==> flow/design.v <==
`default_nettype none
`timescale 1ns/1ps
module edge_detect (
    input wire              clk,
    input wire              signal,
    output wire             leading_edge_detect
    );
reg q0;
reg q1;
reg q2;
wire edge_detect = q1 ^ q2;
assign leading_edge_detect = q1 & (edge_detect);
always @(posedge clk) begin
    q0 <= signal;
    q1 <= q0;
    q2 <= q1;
end
endmodule
`default_nettype none
`timescale 1ns/1ps
module frequency_counter #(
    localparam UPDATE_PERIOD = 1200,
    localparam BITS = 12
)(
    input wire              clk,
    input wire              reset,
    input wire              signal,
    input wire [BITS-1:0]   period,
    input wire              period_load,
    output wire [6:0]       segments,
    output wire             digit
    );
    localparam STATE_COUNT  = 0;
    localparam STATE_TENS   = 1;
    localparam STATE_UNITS  = 2;
    wire leading_edge_detect;
    reg [2:0] state = STATE_COUNT;
    reg [BITS-1:0] update_period;
    reg [BITS-1:0] cycles;
    reg [BITS-1:0] edges;
    reg [3:0] ten_count;
    edge_detect edge_detect0 (
        .clk(clk), 
        .signal(signal), 
        .leading_edge_detect(leading_edge_detect)
    );
    seven_segment seven_segment1 (
        .clk(clk),
        .reset(reset),
        .load(state == STATE_UNITS),
        .ten_count(ten_count),
        .unit_count(edges[3:0]),
        .segments(segments),
        .digit(digit)
    );
    always @(posedge clk) begin
        if(reset) begin
            update_period <= UPDATE_PERIOD;
        end else if (period_load) begin
            update_period <= period;
        end
    end;
    always @(posedge clk) begin
        if(reset) begin
            state <= STATE_COUNT;
            cycles <= 0;
            ten_count <= 0;
            edges <= 0;
        end else begin
            case(state)
                STATE_COUNT: begin
                    cycles <= cycles + 1;
                    if (leading_edge_detect == 1) begin
                        edges <= edges + 1;
                    end
                    if (cycles == update_period) begin
                        state <= STATE_TENS;
                    end
                end
                STATE_TENS: begin
                    if (edges > 9) begin
                        ten_count <= ten_count + 1;
                        edges <= edges - 10;
                    end else begin
                        state <= STATE_UNITS;
                    end
                end
                STATE_UNITS: begin
                    edges <= 0;
                    cycles <= 0;
                    ten_count <= 0;
                    state <= STATE_COUNT;
                end
                default:
                    state           <= STATE_COUNT;
            endcase
        end
    end
endmodule
`default_nettype none
`timescale 1ns/1ps
module seven_segment (
    input wire          clk,
    input wire          reset,
    input wire          load,
    input wire [3:0]    ten_count,
    input wire [3:0]    unit_count,
    output reg [6:0]    segments,
    output reg          digit
);
reg [3:0]ten;
reg [3:0]unit;
wire [3:0]digit_value = digit ? ten : unit;
always @(*) begin
    case(digit_value)
        0:  segments = 7'b0111111;
        1:  segments = 7'b0000110;
        2:  segments = 7'b1011011;
        3:  segments = 7'b1001111;
        4:  segments = 7'b1100110;
        5:  segments = 7'b1101101;
        6:  segments = 7'b1111100;
        7:  segments = 7'b0000111;
        8:  segments = 7'b1111111;
        9:  segments = 7'b1100111;
        default:    
            segments = 7'b0000000;
    endcase
end
always @(posedge clk) begin
    if (reset) begin
        ten <= 4'hf;
        unit <= 4'hf;
        digit <= 0;
    end else begin
        digit <= !digit;
        if (load) begin
            ten <= ten_count;
            unit <= unit_count;
        end
    end
end
endmodule
**From RTL to reports: frequency_counter**

Tool output for the design above, in the order of the flow.
Line numbers count from 1 in the design file above.
Library cell names are shortened.
Not given: n/a

- Top module: frequency_counter
- Clock port: clk
- Library: sky130hd
- Library corner: tt_025C_1v80

**After elaboration**

Counts by Yosys on the flattened word-level netlist (proc, flatten, opt, wreduce; memories kept). Register bits leave out memories and registers merged into their read ports (data or address). Print and check cells are left out. Cells with the same type and inputs are merged into one.
Yosys's memory passes give these memory sizes; they may raise the number of words (mostly to a power of two), join words into wider ones and drop unused or constant bits.

- Shift operators: 0
- Reduce/logical cells: 8
- Div/mod/pow operators: 0
- Multipliers: 0
- Add/subtract/negate cells: 4
- Bitwise gates (word level): 2
- Eq/ne operators: 7
- $lt $le $gt $ge: 1
- Multiplexer cells: 10

Operators by type and width:

| cell | number |
|---|---|
| 12-bit case mux with 3-bit select | 1 |
| 12-bit by 1-bit adder with 12-bit output with constant B | 2 |
| 12-bit case mux with 2-bit select | 1 |
| 12-bit 2-to-1 mux | 2 |
| 12-bit equality test | 1 |
| 12-bit by 4-bit subtractor with 12-bit output with constant B | 1 |
| 12-bit by 4-bit > comparator with 1-bit output with constant B | 1 |
| 4-bit case mux with 2-bit select | 1 |
| 4-bit 2-to-1 mux | 2 |
| 2-bit != test with constant B | 3 |
| 3-bit case mux with 2-bit select | 1 |
| 3-bit 2-to-1 mux | 2 |
| 2-bit AND reduction | 2 |
| 2-bit nonzero test | 2 |
| 4-bit by 1-bit adder with 4-bit output with constant B | 1 |
| 3-bit by 1-bit equality test with 1-bit output with constant B | 1 |
| 3-bit by 2-bit equality test with 1-bit output with constant B | 1 |
| 3-bit zero test | 1 |
| 3-bit AND reduction | 1 |
| 3-bit nonzero test | 1 |
| 2-bit by 1-bit != test with 1-bit output with constant B | 1 |
| 1-bit bitwise AND | 1 |
| 1-bit bitwise XOR | 1 |
| 1-bit zero test | 1 |

- Bits in writable memories: 0
- Register bits: 55
- Word-level cells: 44
- Input bits: 16
- Memories: 1
- Output and inout port bits: 8
- Bits in latches: 0
- Bits in read-only memories: 112
- Word width x clocked read ports: 0

Memories:

| name | depth | bits a word | rd ports | write ports | line | text |
|---|---|---|---|---|---|---|
| (name not given) | 16 | 7 | 1 | 0 | 115 | `case(digit_value)` |

**Logic depth**

Longest topological path by Yosys (ltp), each cell counted once; first at word level (registers and memories cut), then after technology mapping (sequential cells cut; the memories' decode and read muxes count).

- Depth after elaboration: 4
- ABC_AREA: 1
- Depth in mapped cells: 12
- Mapped depth without buffers: 12

**After synthesis**

Source: synth_stat.txt of the flow (Yosys; design flattened, memories mapped). It holds for the ABC_AREA given above (unset counts as 0); a run with the other value may have another netlist.

- Standard cells after synthesis: 453
- Buffer cells: 7
- Chip area (Yosys): 3064.2 um^2
- Flip-flops: 54

Cells by type:

| cell | number | area in all (um^2) |
|---|---|---|
| dfxtp_1 | 54 | 1.08E+03 |
| nand2_1 | 121 | 454.186 |
| ha_1 | 16 | 200.192 |
| o21ai_0 | 39 | 195.187 |
| inv_1 | 51 | 191.434 |
| a21oi_1 | 38 | 190.182 |
| nand3_1 | 29 | 145.139 |
| nor2_1 | 33 | 123.869 |
| xor2_1 | 8 | 70.067 |
| inv_2 | 10 | 37.536 |
| o211ai_1 | 5 | 37.536 |
| nor2_2 | 5 | 31.28 |
| nor3_1 | 6 | 30.029 |
| nor3_2 | 3 | 30.029 |
| xnor2_1 | 3 | 26.275 |
| or2_2 | 4 | 25.024 |
| a211oi_1 | 3 | 22.522 |
| clkbuf_1 | 6 | 22.522 |

Not listed: further types 11, cells in them 19.

**Timing after synthesis**

OpenSTA on the mapped netlist: ideal clock, no wires. The path of least setup slack (recovery checks aside). Input and output delay are each 20% of the period. Register names are those of the netlist, which keeps one name where synthesis merged equal registers.

- Kind: register to output
- From: reg seven_segment1.digit
- To: out segments[6]
- Path delay: 1800 ps
- Clock period: 4550 ps
- Path buffers: 0
- Time at the first pin: 0 ps
- Stages on the path: 10
- Arrival: 1800 ps
- Required time: 3640 ps
- External output delay: 910 ps
- Setup slack: 1840 ps
- Synthesis period reached: 2710 ps

"path delay" = arrival - input delay + setup time.
At an output port there is no setup time.
"stages on the path": output pins that drive a net of the path, with the launching flip-flop's if there is one; two outputs of one cell count as two.
"synthesis period reached" = period - worst setup slack (recovery checks aside). The figure is calculated, with input and output delays left at 20% of the set period.
Between the ends stands the longest chain of elaborated cells between them, by number of cells; it is not shown to be the way that was timed. Of several equally long chains one is given.
Each line given opens the expression or statement behind the cell; cells for indexed reads and writes are added by Yosys, which also makes memories of some case tables.
The chain passes a memory read, where the word-level depth is cut; so it can be longer than that depth.

- Cell sequence: dfxtp_1 > inv_2 > or2_2 > o21ai_0 > inv_1 > ha_1 > or2_2 > o21ai_0 > nand2_1 > nand2_1
- Cells in the longest elaborated chain: 2
- Elaborated cells between the ends (all ways): 2
- RTL lines with such cells: 2
- Those cells by class: 1 x mux; 1 x memory

RTL lines, path after synthesis:

| what | line | text |
|---|---|---|
| start, declared | 109 | `output reg          digit` |
| start, assigned | 134 | `digit <= 0;` |
| start, assigned | 136 | `digit <= !digit;` |
| 4-bit 2-to-1 mux | 113 | `wire [3:0]digit_value = digit ? ten : unit;` |
| memory 16 x 7 bit | 115 | `case(digit_value)` |
| end, declared | 30 | `output wire [6:0]       segments,` |

**Worst path after layout**

From the final timing report of run 1: the path of least setup slack in the routed layout; clock arrival at registers is part of the times.
The report prints the path's times to 10 ps; the period is as set.

- Kind: register to output
- From: reg seven_segment1.digit
- To: out segments[6]
- Stages on the path: 11
- Path buffers: 1
- Arrival: 1760 ps
- Time at the first pin: 310 ps
- Clock period: 1720 ps
- Setup slack: -390 ps
- External output delay: 340 ps
- Required time: 1380 ps

Between the ends stands the longest chain of elaborated cells between them, by number of cells; it is not shown to be the way that was timed. Of several equally long chains one is given.
The chain passes a memory read, where the word-level depth is cut; so it can be longer than that depth.

- Cell sequence: dfxtp_4 > inv_2 > or2_4 > o21ai_4 > inv_2 > ha_2 > or2_4 > o21ai_1 > nand2_1 > nand2_2 > buf_6
- Cells in the longest elaborated chain: 2
- Elaborated cells between the ends (all ways): 2
- RTL lines with such cells: 2
- Those cells by class: 1 x mux; 1 x memory

RTL lines, path after layout:

| what | line | text |
|---|---|---|
| start, declared | 109 | `output reg          digit` |
| start, assigned | 134 | `digit <= 0;` |
| start, assigned | 136 | `digit <= !digit;` |
| 4-bit 2-to-1 mux | 113 | `wire [3:0]digit_value = digit ? ten : unit;` |
| memory 16 x 7 bit | 115 | `case(digit_value)` |
| end, declared | 30 | `output wire [6:0]       segments,` |

Memo
Re: implementation data of frequency_counter

Stored flow runs of frequency_counter (2 of them; Yosys, OpenROAD, sky130hd). They differ in their settings and are not a sequence. Constraints: input delay and output delay 20% of the set period each, output load 0.01 pF.
By "reached clock period" is meant the clock period of the run minus its worst setup slack. This is arithmetic on one report: input and output delays are still those of the set period (20% each).

### Run 1

==> flow/run.sh <==
#!/bin/bash
# the make line also repeats the synthesis and layout settings of config.mk as NAME=value (left out here)
make -C /OpenROAD-flow-scripts/flow DESIGN_CONFIG=/design/flow/config.mk WORK_HOME=/design/flow/orfs CLKGATE_MAP_FILE= finish
==> flow/config.mk <==
export PLATFORM = sky130hd
export DESIGN_NAME = frequency_counter
export DESIGN_NICKNAME = frequency_counter
export VERILOG_FILES = /design/flow/design.v
export SDC_FILE = /design/flow/constraint.sdc
export NUM_CORES = 4
export LEC_CHECK = 0
export ABC_AREA = 1
export CAP_MARGIN = 0
export CORE_MARGIN = 7
export CORE_UTILIZATION = 54
export CTS_CLUSTER_SIZE = 49
export MAX_ROUTING_LAYER = met5
export SETUP_SLACK_MARGIN = 0.01
export SLEW_MARGIN = 20
==> flow/constraint.sdc <==
create_clock -name core_clock -period 1.72 [get_ports {clk}]
set_input_delay 0.3440 -clock core_clock [delete_from_list [all_inputs] [get_ports {clk}]]
set_output_delay 0.3440 -clock core_clock [all_outputs]
set_load 0.01 [all_outputs]

Results of run 1:
- Worst slack on setup checks: -389 ps
- Utilization after layout: 72.5 %
- Yosys chip area after synthesis: 3064.2 um^2
- Reached clock period: 2109 ps
- Worst hold slack: 354 ps
- Setup total negative slack: -2243 ps
- Die size: 7979.9 um^2

### Run 2

==> flow/run.sh <==
#!/bin/bash
# the make line also repeats the synthesis and layout settings of config.mk as NAME=value (left out here)
make -C /OpenROAD-flow-scripts/flow DESIGN_CONFIG=/design/flow/config.mk WORK_HOME=/design/flow/orfs CLKGATE_MAP_FILE= finish
==> flow/config.mk <==
export PLATFORM = sky130hd
export DESIGN_NAME = frequency_counter
export DESIGN_NICKNAME = frequency_counter
export VERILOG_FILES = /design/flow/design.v
export SDC_FILE = /design/flow/constraint.sdc
export NUM_CORES = 4
export LEC_CHECK = 0
export CAP_MARGIN = 20
export CELL_PAD_IN_SITES_GLOBAL_PLACEMENT = 3
export CORE_MARGIN = 2
export CORE_UTILIZATION = 71
export CTS_CLUSTER_DIAMETER = 383
export CTS_CLUSTER_SIZE = 20
export GPL_TIMING_DRIVEN = 0
export PLACE_DENSITY = 0.93
export SETUP_SLACK_MARGIN = 1.1
export SLEW_MARGIN = 20
==> flow/constraint.sdc <==
create_clock -name core_clock -period 4.26 [get_ports {clk}]
set_input_delay 0.8520 -clock core_clock [delete_from_list [all_inputs] [get_ports {clk}]]
set_output_delay 0.8520 -clock core_clock [all_outputs]
set_load 0.01 [all_outputs]

Outcome of run 2: unfinished; error GPL-0301 in placement
