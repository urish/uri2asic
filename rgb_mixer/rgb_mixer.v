==> flow/design.v <==
`default_nettype none
`timescale 1ns/1ns
module debounce 
#(parameter BITS = 3) (
    input wire clk,
    input wire reset,
    input wire button,
    output reg debounced
);
reg [BITS-1:0]counter;
reg prev_input;
always @(posedge clk) begin
    if (reset) begin
        counter <= 0;
        debounced <= 0;
        prev_input <= 0;
    end else if (prev_input != button) begin
        counter <= 0;
        prev_input <= button;
    end else if (counter != (1 << BITS) - 1) begin
        counter <= counter + 1;
    end else begin
        debounced = prev_input;
    end
end
endmodule
`default_nettype none
`timescale 1ns/1ns
module encoder (
    input clk,
    input reset,
    input a,
    input b,
    output reg [7:0] value
);
reg old_a;
reg old_b;
wire [3:0] inputs = {a, old_a, b, old_b};
reg [7:0] delta;
always @(*) begin
    case (inputs)
        4'b1000,
        4'b0111: delta <= 8'd1;
        4'b0010,
        4'b1101: delta <= 8'd255;
        default: delta <= 0;
    endcase
end
always @(posedge clk) begin
    if (reset) begin
        old_a <= 0;
        old_b <= 0;
        value <= 0;
    end else begin
        value <= value + delta;
        old_a <= a;
        old_b <= b;
    end
end
endmodule
`default_nettype none
`timescale 1ns/1ns
module pwm 
#(parameter WIDTH = 8, parameter INVERT = 1'b0) (
    input wire clk,
    input wire reset,
    output wire out,
    input wire [WIDTH-1:0] level
    );
reg [WIDTH-1:0]count;
assign out = INVERT ^ (!reset & (count < level));
always @(posedge clk) begin
    if (reset) begin
        count <= 0;
    end else begin
        count = count + 1;
    end
end
endmodule
`default_nettype none
`timescale 1ns/1ns
module rgb_mixer (
    input clk,
    input reset,
    input enc0_a,
    input enc0_b,
    input enc1_a,
    input enc1_b,
    input enc2_a,
    input enc2_b,
    output pwm0_out,
    output pwm1_out,
    output pwm2_out
);
genvar j;
wire [2:0]enc_a = {enc2_a, enc1_a, enc0_a};
wire [2:0]enc_b = {enc2_b, enc1_b, enc0_b};
wire [2:0]de_enc_a;
wire [2:0]de_enc_b;
wire [7:0]enc[2:0];
wire [7:0]enc0 = enc[0];
wire [7:0]enc1 = enc[1];
wire [7:0]enc2 = enc[2];
wire [2:0]pwm_out;
assign {pwm2_out, pwm1_out, pwm0_out} = pwm_out;
generate 
    for (j = 0; j <= 2; j++) begin
        debounce de_enc0_a(clk, reset, enc_a[j], de_enc_a[j]);
        debounce de_enc0_b(clk, reset, enc_b[j], de_enc_b[j]);
        encoder encoder0(clk, reset, de_enc_a[j], de_enc_b[j], enc[j]);
        pwm pwm0(clk, reset, pwm_out[j], enc[j]);        
    end
endgenerate
endmodule
* From RTL to reports: rgb_mixer
The steps from the RTL of rgb_mixer to its reports follow in flow order.
Line numbers count from 1 in the design file above.
Operators carry their Yosys type and port widths (W data, S select, Z words).
Library cell names are shortened.
The mark - stands for no value.
- Top module :: rgb_mixer
- Clock :: clk
- Cell library :: sky130hd
- Timing corner :: tt_025C_1v80

* Word level
Source: Yosys, flattened and elaborated. Widths are those after wreduce. Registers that Yosys merges into a memory's read port (data or address) are not register bits. Print and check cells do not count. Equal cells are merged and count once.
- Output and inout bits :: 3
- Word-level cells :: 106
- Register bits :: 84
- Reduce/logical cells :: 19
- Muxes and demuxes :: 3
- Bitwise gates (word level) :: 15
- Add/subtract/negate cells :: 12
- Magnitude comparators :: 3
- Equal/unequal tests :: 24
** Operator list (count)
- $pmux W8 S2 :: 3
- $reduce_or A2 Y1 :: 12
- $eq A4 B4 Y1 const B :: 6
- $add A8 B1 Y8 const B :: 3
- $add A8 B8 Y8 :: 3
- $lt A8 B8 Y1 :: 3
- $add A3 B1 Y3 const B :: 6
- $ne A3 B3 Y1 const B :: 6
- $not A1 Y1 :: 12
- $reduce_and A2 Y1 :: 6
- $eq A4 B2 Y1 const B :: 3
- $eq A4 B3 Y1 const B :: 3
- $ne A1 B1 Y1 :: 6
- $and A1 B1 Y1 :: 3
- $logic_not A1 Y1 :: 1

* Logic depth
Longest topological path by Yosys (ltp), each cell counted once; first at word level (registers and memories cut), then after technology mapping (sequential cells cut; the memories' decode and read muxes count).
- Depth after elaboration :: 4
- ABC_AREA :: 1
- Gate-level depth with buffers :: 13
- Depth with buffers taken out :: 13

* After synthesis
Yosys stat after the flow's synthesis: flattened, memories mapped to cells. It holds for the ABC_AREA given above (unset counts as 0); a run with the other value may have another netlist.
Totals and module areas in this step are rounded.
- Buffers :: 8
- Synthesis area :: 4600 sq um
- Standard cells after synthesis :: 627
- Flip-flops :: 84
** Cell types
- dfxtp_1 :: count 84, total area 1.68E+03 sq um
- ha_1 :: count 57, total area 713.184 sq um
- nand2_1 :: count 136, total area 510.49 sq um
- inv_1 :: count 98, total area 367.853 sq um
- a21oi_1 :: count 57, total area 285.274 sq um
- nor2_1 :: count 72, total area 270.259 sq um
- nand3_1 :: count 22, total area 110.106 sq um
- o21ai_0 :: count 21, total area 105.101 sq um
- xnor2_1 :: count 8, total area 70.067 sq um
- fa_1 :: count 3, total area 60.058 sq um
- nand2_2 :: count 9, total area 56.304 sq um
- xor2_1 :: count 6, total area 52.55 sq um
- nand4_1 :: count 7, total area 43.792 sq um
- nor2_2 :: count 6, total area 37.536 sq um
- nor3_4 :: count 2, total area 32.531 sq um
- buf_2 :: count 6, total area 30.029 sq um
- inv_2 :: count 8, total area 30.029 sq um
- nor3_1 :: count 6, total area 30.029 sq um
Not listed: further types 10, cells in them 19.

* Worst setup path after synthesis
OpenSTA on the mapped netlist: ideal clock, no wires. The path of least setup slack (recovery checks aside). Input and output delay are each 20% of the period. Register names are those of the netlist, which keeps one name where synthesis merged equal registers.
- Kind :: input -> output
- From :: input port reset
- To :: output port pwm0_out
- Required time :: 3120 ps
- Slack :: 1805 ps
- Period :: 3900 ps
- Stages :: 4
- Time at the first pin :: 780 ps
- Path delay :: 535 ps
- Path buffers :: 1
- Output delay :: 780 ps
- Data arrival time :: 1315 ps
- Input delay :: 780 ps
- Synthesis period reached :: 2095 ps
"path delay" is the arrival time less input delay plus setup time.
At an output port there is no setup time.
"stages": output pins that drive a net of the path, with the launching flip-flop's if there is one; two outputs of one cell count as two.
"synthesis period reached" is the clock period less the worst setup slack; recovery checks do not enter. This is arithmetic on one report: input and output delays are still those of the set period (20% each).
The rows between start and end are the longest chain of elaborated cells between them; the timing report does not say that the signal goes this way. Where chains are equally long, one stands for them.
A line is the first line of the expression or statement that the cell stems from. Yosys adds cells for indexed reads and writes and turns some case tables into memories.
- Path through :: buf_2 -> nor2_1 -> nand4_1 -> a21oi_1
- Length of the longest elaborated chain :: 2
- Elaborated cells between the ends (all ways) :: 2
- Those cells by class :: logic: 1; reduce/logical: 1
** RTL lines, path post-synthesis
- start, declared :: RTL line 84 : input reset,
- $logic_not A1 Y1 :: RTL line 71 : assign out = INVERT ^ (!reset & (count < level));
- $and A1 B1 Y1 :: RTL line 71
- end, declared :: RTL line 91 : output pwm0_out,

* Path in the finished layout
From the final timing report of job 1: the path of least setup slack in the routed layout; clock arrival at registers is part of the times.
The path's times are printed in steps of 10 ps; the period is the one set.
- Kind :: input -> output
- From :: input port reset
- To :: output port pwm1_out
- Time at the first pin :: 730 ps
- Path buffers :: 2
- Required time :: 2920 ps
- Output delay :: 730 ps
- Data arrival time :: 2340 ps
- Stages :: 5
- Period :: 3650 ps
- Slack :: 580 ps
- Input delay :: 730 ps
The rows between start and end are the longest chain of elaborated cells between them; the timing report does not say that the signal goes this way. Where chains are equally long, one stands for them.
- Path through :: clkdlybuf4s50_1 -> nor2_1 -> nand4_1 -> a21oi_1 -> clkdlybuf4s50_1
- Length of the longest elaborated chain :: 2
- Elaborated cells between the ends (all ways) :: 2
- Those cells by class :: logic: 1; reduce/logical: 1
** RTL lines, path post-layout
- start, declared :: RTL line 84 : input reset,
- $logic_not A1 Y1 :: RTL line 71 : assign out = INVERT ^ (!reset & (count < level));
- $and A1 B1 Y1 :: RTL line 71
- end, declared :: RTL line 92 : output pwm1_out,

Subject: flow runs of rgb_mixer

Hi,

Module rgb_mixer, platform sky130hd: 2 stored runs of the flow (Yosys, OpenROAD) with differing settings, in no particular order. Input and output delays are each 20% of the period that was set; the output load is 0.01 pF.
"period achieved" means the clock period less the worst setup slack. The figure is calculated, with input and output delays left at 20% of the set period.
"allowed time less slack (worst setup path)" means the part of the period allowed to the worst setup path (the constraints hold back 20% at inputs and 20% at outputs) less its slack; where the path has registers, the arrival times of their clocks count too.
"allowed time less slack (worst setup path)" is known to 10 ps.
The results are shown rounded.

** Job 1
- Settings :: period_ns=3.65; CORE_UTILIZATION=28; SETUP_SLACK_MARGIN=0.26; PLACE_DENSITY_LB_ADDON=0.08; CELL_PAD_IN_SITES_DETAIL_PLACEMENT=1; TNS_END_PERCENT=55; ABC_AREA=1; CTS_CLUSTER_SIZE=80; CAP_MARGIN=35; MIN_ROUTING_LAYER=met2; CORE_MARGIN=2; SLEW_MARGIN=20
- Synthesized cell area :: 4,600 sq um
- Allowed time less slack (worst setup path) :: 1,610 ps
- Class of the worst setup path :: input -> output
- Period achieved :: 3,067 ps
- Final setup TNS :: 0 ps
- Lowest hold slack :: 460 ps
- Setup slack of the worst path :: 580 ps
- Full die area :: 18,000 sq um
- Utilization after routing :: 32 %
- Standard-cell area after routing :: 5,300 sq um

** Job 2
- Settings :: period_ns=2.8; CORE_UTILIZATION=46; SETUP_SLACK_MARGIN=0.84; PLACE_DENSITY=0.39; CORE_MARGIN=5; TNS_END_PERCENT=70; CTS_CLUSTER_DIAMETER=185; SLEW_MARGIN=20; MAX_ROUTING_LAYER=met5; CAP_MARGIN=20
- Synthesized cell area :: 4,600 sq um
- Allowed time less slack (worst setup path) :: 1,780 ps
- Class of the worst setup path :: register -> output
- Period achieved :: 2,341 ps
- Final setup TNS :: 0 ps
- Lowest hold slack :: 460 ps
- Setup slack of the worst path :: 460 ps
- Full die area :: 12,000 sq um
- Utilization after routing :: 62 %
- Standard-cell area after routing :: 6,000 sq um

Regards
